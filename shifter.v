==> flow/design.v <==
module shifter(a, out, done, clk);
    input [23 : 0] a;
    input clk;
    output out;
    output done;
    integer nums = 23;
    reg out;
    reg done;
    always@(negedge clk) begin
        if(nums >= 0) begin
            out = a[nums];
            nums = nums - 1;
            done = 0;
        end       
        else begin
            out = 0;
            done = 1;
        end
    end
endmodule
## Reports on shifter

Tool output for the design above, in the order of the flow.
Line numbers count from 1 in the design file above.
Operators: Yosys type, input widths -> output width; for muxes data width and select width s.
A cell with - has no value.

| inputs | value |
|---|---|
| top | shifter |
| clock | clk |
| standard-cell library | sky130hd |
| library corner | tt_025C_1v80 |

## Word-level counts

Yosys after proc, flatten, opt, wreduce and memory -nomap, before mapping. Enables and synchronous resets that opt folds into registers are not counted as muxes. Memory bits, and registers merged into a memory's read port (data or address), are not among the register bits. Print and check cells are not counted. Equal cells are merged and count once.

| cells by class | value |
|---|---|
| add/subtract/negate cells | 1 |
| $lt $le $gt $ge | 1 |
| shift operators | 1 |
| multiplexer cells | 1 |

Operators by type and width:

| kind | count |
|---|---|
| $shiftx 24x32->1 | 1 |
| $ge 32x1->1 const B | 1 |
| $sub 32x2->32 const B | 1 |
| $mux 1 | 1 |

| storage and ports | value |
|---|---|
| bits in registers | 34 |
| bits of input ports | 25 |
| output and inout bits | 2 |

## Logic depth

Depth = most cells in a row (Yosys ltp): at word level without a register or memory, in the mapped netlist without a sequential cell, where the memories' decode and read muxes count.

| depth | value |
|---|---|
| depth in word-level cells | 2 |
| ABC_AREA | 0 |
| mapped depth | 7 |
| mapped depth without buffers | 6 |

## Mapped cells and area

Yosys stat after the flow's synthesis: flattened, memories mapped to cells. It holds for the ABC_AREA given above (unset counts as 0); a run with the other value may have another netlist.

Cells by type:

| cell | count |
|---|---|
| sky130_fd_sc_hd__edfxtp_1 | 32 |
| sky130_fd_sc_hd__xor2_1 | 23 |
| sky130_fd_sc_hd__mux4_2 | 3 |
| sky130_fd_sc_hd__xnor2_1 | 6 |
| sky130_fd_sc_hd__nor3_1 | 10 |
| sky130_fd_sc_hd__nor4_4 | 2 |
| sky130_fd_sc_hd__nor2_1 | 11 |
| sky130_fd_sc_hd__dfxtp_1 | 2 |
| sky130_fd_sc_hd__mux2i_1 | 4 |
| sky130_fd_sc_hd__nor4_1 | 6 |
| sky130_fd_sc_hd__or3_1 | 6 |
| sky130_fd_sc_hd__nor4_2 | 2 |
| sky130_fd_sc_hd__nand2_1 | 6 |
| sky130_fd_sc_hd__nor3b_1 | 3 |
| sky130_fd_sc_hd__or4_4 | 2 |
| sky130_fd_sc_hd__inv_1 | 5 |
| sky130_fd_sc_hd__nand4_1 | 3 |
| sky130_fd_sc_hd__nor4b_1 | 2 |

Other cell types: 18; their cells: 24.

| synthesis totals | value |
|---|---|
| cells in the netlist | 152 |
| chip area (Yosys) | 0.0018868 mm2 |
| sequential area | 0.001001 mm2 |
| mapped flip-flops | 34 |
| buffers | 6 |

Record of 2 stored runs of the RTL-to-layout flow on shifter, platform sky130hd. The runs are unordered. Constraints: input delay and output delay 20% of the set period each, output load 0.01 pF.
By "total power after layout" is meant OpenSTA's value without simulated activity: inputs other than the clock are taken to toggle once in ten clock periods, and the tool carries that through the logic.

## Stored run 1

==> flow/run.sh <==
#!/bin/bash
# the make line also repeats the synthesis and layout settings of config.mk as NAME=value (left out here)
make -C /OpenROAD-flow-scripts/flow DESIGN_CONFIG=/design/flow/config.mk WORK_HOME=/design/flow/orfs CLKGATE_MAP_FILE= finish
==> flow/config.mk <==
export PLATFORM = sky130hd
export DESIGN_NAME = shifter
export DESIGN_NICKNAME = shifter
export VERILOG_FILES = /design/flow/design.v
export SDC_FILE = /design/flow/constraint.sdc
export NUM_CORES = 4
export LEC_CHECK = 0
export CAP_MARGIN = 40
export CELL_PAD_IN_SITES_GLOBAL_PLACEMENT = 2
export CORE_ASPECT_RATIO = 0.96
export CORE_MARGIN = 2
export CORE_UTILIZATION = 26
export CTS_CLUSTER_SIZE = 39
export GPL_ROUTABILITY_DRIVEN = 0
export GPL_TIMING_DRIVEN = 1
export PLACE_DENSITY = 0.38
export SETUP_SLACK_MARGIN = 0.35
export SLEW_MARGIN = 20
==> flow/constraint.sdc <==
create_clock -name core_clock -period 3.85 [get_ports {clk}]
set_input_delay 0.7700 -clock core_clock [delete_from_list [all_inputs] [get_ports {clk}]]
set_output_delay 0.7700 -clock core_clock [all_outputs]
set_load 0.01 [all_outputs]

| result of stored run 1 | value |
|---|---|
| chip area in the Yosys report | 0.0018868 mm2 |
| total die area | 0.0079545 mm2 |
| standard-cell area of the final layout | 0.0024674 mm2 |
| post-layout utilization | 35.0 % |
| lowest setup slack | 0.386 ns |
| sum of negative setup slack | 0.000 ns |
| total power after layout | 0.8872 mW |

## Stored run 2

==> flow/run.sh <==
#!/bin/bash
# the make line also repeats the synthesis and layout settings of config.mk as NAME=value (left out here)
make -C /OpenROAD-flow-scripts/flow DESIGN_CONFIG=/design/flow/config.mk WORK_HOME=/design/flow/orfs CLKGATE_MAP_FILE= finish
==> flow/config.mk <==
export PLATFORM = sky130hd
export DESIGN_NAME = shifter
export DESIGN_NICKNAME = shifter
export VERILOG_FILES = /design/flow/design.v
export SDC_FILE = /design/flow/constraint.sdc
export NUM_CORES = 4
export LEC_CHECK = 0
export CAP_MARGIN = 20
export CORE_MARGIN = 2
export CORE_UTILIZATION = 36
export SLEW_MARGIN = 20
==> flow/constraint.sdc <==
create_clock -name core_clock -period 3.93 [get_ports {clk}]
set_input_delay 0.7860 -clock core_clock [delete_from_list [all_inputs] [get_ports {clk}]]
set_output_delay 0.7860 -clock core_clock [all_outputs]
set_load 0.01 [all_outputs]

| result of stored run 2 | value |
|---|---|
| chip area in the Yosys report | 0.0018868 mm2 |
| total die area | 0.0058362 mm2 |
| standard-cell area of the final layout | 0.0024423 mm2 |
| post-layout utilization | 48.1 % |
| lowest setup slack | 0.100 ns |
| sum of negative setup slack | 0.000 ns |
| total power after layout | 0.8639 mW |
